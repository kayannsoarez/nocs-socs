==> flow/design.v <==
module NL_tree_arbiter (request, grant, success, clk, rst_n);
   parameter multistage=0;
   parameter size=20;
   parameter groupsize=4;
   parameter numgroups=size/groupsize;
   input [size-1:0] request;
   output [size-1:0] grant;
   input 	     success;
   input 	     clk, rst_n;
   logic [size-1:0] intra_group_grant;
   logic [numgroups-1:0] group_grant, any_group_request;
   logic [numgroups-1:0] current_group_success; 
   logic [numgroups-1:0] group_success;
   genvar i;
   generate
   for (i=0; i<numgroups; i=i+1) begin:arbiters
     matrix_arb #(.size(groupsize),
		  .multistage(1)) arb
	   (.request(request[(i+1)*groupsize-1:i*groupsize]),
	    .grant(intra_group_grant[(i+1)*groupsize-1:i*groupsize]),
	    .success(group_success[i] & success),
	    .clk, .rst_n);
      assign any_group_request[i] = |request[(i+1)*groupsize-1:i*groupsize];
      assign grant[(i+1)*groupsize-1:i*groupsize]=
      	     intra_group_grant[(i+1)*groupsize-1:i*groupsize] & {groupsize{group_grant[i]}};
      assign current_group_success[i]= group_grant[i];
   end
      assign group_success=current_group_success;
   endgenerate
   matrix_arb #(.size(numgroups),
		.multistage(multistage)) group_arb 
     (.request(any_group_request),
      .grant(group_grant),
      .success(success),
      .clk, .rst_n);
endmodule  
module comb_matrix_arb_next_state (state, grant, new_state);
   parameter size=4;
   input [size*size-1:0] state;
   input [size-1:0] grant;
   output [size*size-1:0] new_state;
   genvar i,j;
   generate
   for (i=0; i<size; i=i+1) begin:ol2
      for (j=0; j<size; j=j+1) begin:il2
         assign new_state[j*size+i]= (state[j*size+i]&&!grant[j])||(grant[i]);
      end
   end
   endgenerate
endmodule  
module matrix_arb (request, grant, success, clk, rst_n);
   parameter size= 4;
   parameter multistage = 0;
   input [size-1:0] request;
   output [size-1:0] grant;
   input success;
   input clk, rst_n; 
   genvar i,j;
   logic [size-1:0] req;
   logic [size*size-1:0]   current_state;
   logic [size-1:0] pri [size-1:0];
   logic [size*size-1:0] new_state;
   logic [size*size-1:0] state;
   assign req=request;
   generate
   for (i=0; i<size; i=i+1) begin:ol1
      for (j=0; j<size; j=j+1) begin:il1
         if (j==i) 
           assign pri[i][j]=req[i];
         else 
           if (j>i)
             assign pri[i][j]=!(req[j]&&state[j*size+i]);
           else
             assign pri[i][j]=!(req[j]&&!state[i*size+j]);
      end
      assign grant[i]=&pri[i];
   end
   endgenerate
   generate
      assign state = current_state;
   endgenerate
   comb_matrix_arb_next_state #(size) calc_next (.*);
   always@(posedge clk) begin
     if (!rst_n) begin
        current_state<='1;  
     end else begin
	   if ((multistage==1)&!success) begin
	   end else begin
              if (|req) begin
					current_state<=new_state;
              end
	   end
       end
   end
endmodule
[Tool chain data of NL_tree_arbiter]
Tool output for the design above, in the order of the flow.
Line numbers count from 1 in the design file above.
Operators: Yosys type, input widths -> output width; for muxes data width and select width s.
Not given: -
Set-up
  top: NL_tree_arbiter
  clock port: clk
  library: sky130hd
  corner: tt_025C_1v80

[Elaborated design]
Yosys after proc, flatten, opt, wreduce and memory -nomap, before mapping. Enables and synchronous resets that opt folds into registers are not counted as muxes. Print and check cells are not counted. Equal cells are merged and count once.
Storage and ports
  bits in registers: 105
  bits of input ports: 23
  output and inout bits: 20
  cells after elaboration: 487
Operators by class
  bitwise operators: 10
  reductions and logical operators: 471
Operator list (count)
  $logic_and 1x1->1: 185
  $logic_not 1->1: 145
  $logic_or 1x1->1: 105
  $reduce_and 4->1: 20
  $reduce_and 5->1: 5
  $reduce_or 20->1: 1
  $and 4x4->4: 5
  $reduce_or 4->1: 5
  $reduce_and 2->1: 5
  $and 1x1->1: 5

[Longest topological paths]
Depth = most cells in a row (Yosys ltp): at word level without a register or memory, in the mapped netlist without a sequential cell, where the memories' decode and read muxes count.
Depth
  word-level depth: 7
  ABC_AREA: 0
  gate-level depth with buffers: 6
  gate-level depth less buffers: 5

[Netlist]
Yosys stat after the flow's synthesis: flattened, memories mapped to cells. It holds for the ABC_AREA given above (unset counts as 0); a run with the other value may have another netlist.
Totals and module areas in this step are rounded.
Synthesis totals
  cell count: 242
  cell area after synthesis: 2020 um^2
  sequential area: 801 um^2
  flip-flop cells: 40
  buffer cells: 5
Cell types
  sky130_fd_sc_hd__dfxtp_1: count 40, area in all 800.768 um^2
  sky130_fd_sc_hd__a21o_1: count 30, area in all 225.216 um^2
  sky130_fd_sc_hd__nand2b_1: count 17, area in all 106.352 um^2
  sky130_fd_sc_hd__nand2_1: count 22, area in all 82.579 um^2
  sky130_fd_sc_hd__nor2_1: count 22, area in all 82.579 um^2
  sky130_fd_sc_hd__a22oi_1: count 10, area in all 75.072 um^2
  sky130_fd_sc_hd__nand3_1: count 15, area in all 75.072 um^2
  sky130_fd_sc_hd__o2111ai_1: count 8, area in all 70.067 um^2
  sky130_fd_sc_hd__o31ai_1: count 9, area in all 67.565 um^2
  sky130_fd_sc_hd__o21ai_0: count 12, area in all 60.058 um^2
  sky130_fd_sc_hd__nor4_4: count 2, area in all 42.541 um^2
  sky130_fd_sc_hd__inv_1: count 11, area in all 41.29 um^2
  sky130_fd_sc_hd__or3_1: count 6, area in all 37.536 um^2
  sky130_fd_sc_hd__or4_1: count 4, area in all 30.029 um^2
  sky130_fd_sc_hd__o211ai_1: count 3, area in all 22.522 um^2
  sky130_fd_sc_hd__or4_4: count 2, area in all 22.522 um^2
  sky130_fd_sc_hd__a222oi_1: count 2, area in all 20.019 um^2
  sky130_fd_sc_hd__nor2b_1: count 3, area in all 18.768 um^2
Other cell types: 14; their cells: 24.
The figures by module come from a second, unflattened synthesis with its own total; it is not the netlist above.
Second synthesis, totals
  cell total of the unflattened synthesis: 707
  area total of the unflattened synthesis: 6220 um^2
Each row is one instance without its submodules.
Modules
  matrix_arb: times used 5, cells 84, area 795 um^2, seq. area 320 um^2
  matrix_arb: times used 1, cells 127, area 1200 um^2, seq. area 500 um^2
  comb_matrix_arb_next_state (size=4): times used 5, cells 20, area 130 um^2, seq. area 0.0 um^2
  comb_matrix_arb_next_state (size=5): times used 1, cells 30, area 200 um^2, seq. area 0.0 um^2
  NL_tree_arbiter: times used 1, cells 30, area 194 um^2, seq. area 0.0 um^2

[Path before layout]
Source: OpenSTA report_checks on the synthesized netlist (no wires, ideal clock, input and output delay 20% of the period each), path of least setup slack; recovery checks are left aside. Register names are those of the netlist, which keeps one name where synthesis merged equal registers.
Path post-synthesis
  kind: input to output
  from: input request[15]
  to: output grant[10]
  clock period: 3820 ps
  input delay: 764 ps
  output delay: 764 ps
  launch time at the first pin: 764 ps
  arrival time: 2126 ps
  required time: 3056 ps
  path slack: 930 ps
  delay of the path: 1362 ps
  stages: 6
  path buffers: 1
  synthesis period reached: 2890 ps
"delay of the path" is the arrival time less input delay plus setup time.
A path that ends at an output port has no setup time.
"stages": output pins that drive a net of the path, with the launching flip-flop's if there is one; two outputs of one cell count as two.
"synthesis period reached" = period - worst setup slack (recovery checks aside). The figure is calculated, with input and output delays left at 20% of the set period.
Between the ends stands the longest chain of elaborated cells between them, by number of cells; it is not shown to be the way that was timed. Of several equally long chains one is given.
Each line given opens the expression or statement behind the cell; cells for indexed reads and writes are added by Yosys, which also makes memories of some case tables.
On the way, post-synthesis
  cells stage by stage: sky130_fd_sc_hd__or4_4 > sky130_fd_sc_hd__a22oi_1 > sky130_fd_sc_hd__nand2_1 > sky130_fd_sc_hd__nand2b_1 > sky130_fd_sc_hd__clkbuf_1 > sky130_fd_sc_hd__nor2_1
  cells in the longest elaborated chain: 5
  elaborated cells on any way between the ends: 5
  those cells by class: logic (1); reduce/logical (4)
RTL lines, path post-synthesis
  start: declaration: line 6  | input [size-1:0] request;
  $reduce_or 4->1: line 23  | assign any_group_request[i] = |request[(i+1)*groupsize-1:i*groupsize];
  $logic_and 1x1->1: line 72  | assign pri[i][j]=!(req[j]&&state[j*size+i]);
  $logic_not 1->1: line 72
  $reduce_and 5->1: line 76  | assign grant[i]=&pri[i];
  $and 4x4->4: line 25  | intra_group_grant[(i+1)*groupsize-1:i*groupsize] & {groupsize{group_grant[i]}};
  end: declaration: line 7  | output [size-1:0] grant;

NL_tree_arbiter: 2 stored runs of the Yosys and OpenROAD flow on sky130hd. The settings differ; the order carries no meaning. The constraints put input and output delay at 20% of the set period each and load the outputs with 0.01 pF.

==> run A: settings <==
{ "period_ns": 2.81, "CORE_UTILIZATION": 54, "SETUP_SLACK_MARGIN": 0.44, "HOLD_SLACK_MARGIN": -0.02, "CORE_MARGIN": 9, "CELL_PAD_IN_SITES_GLOBAL_PLACEMENT": 0, "CELL_PAD_IN_SITES_DETAIL_PLACEMENT": 2, "CTS_CLUSTER_SIZE": 69, "SLEW_MARGIN": 15, "MAX_ROUTING_LAYER": "met5", "CAP_MARGIN": 20 }
==> run A: results <==
no final report: placement broke off with DPL-0033

==> run B: settings <==
{ "period_ns": 2.14, "CORE_UTILIZATION": 72, "PLACE_DENSITY_LB_ADDON": 0.12, "CORE_ASPECT_RATIO": 0.69, "CELL_PAD_IN_SITES_GLOBAL_PLACEMENT": 0, "TNS_END_PERCENT": 15, "GPL_ROUTABILITY_DRIVEN": 1, "SLEW_MARGIN": 20, "CAP_MARGIN": 20, "CORE_MARGIN": 2 }
==> run B: results <==
no final report: placement broke off with FLW-0024
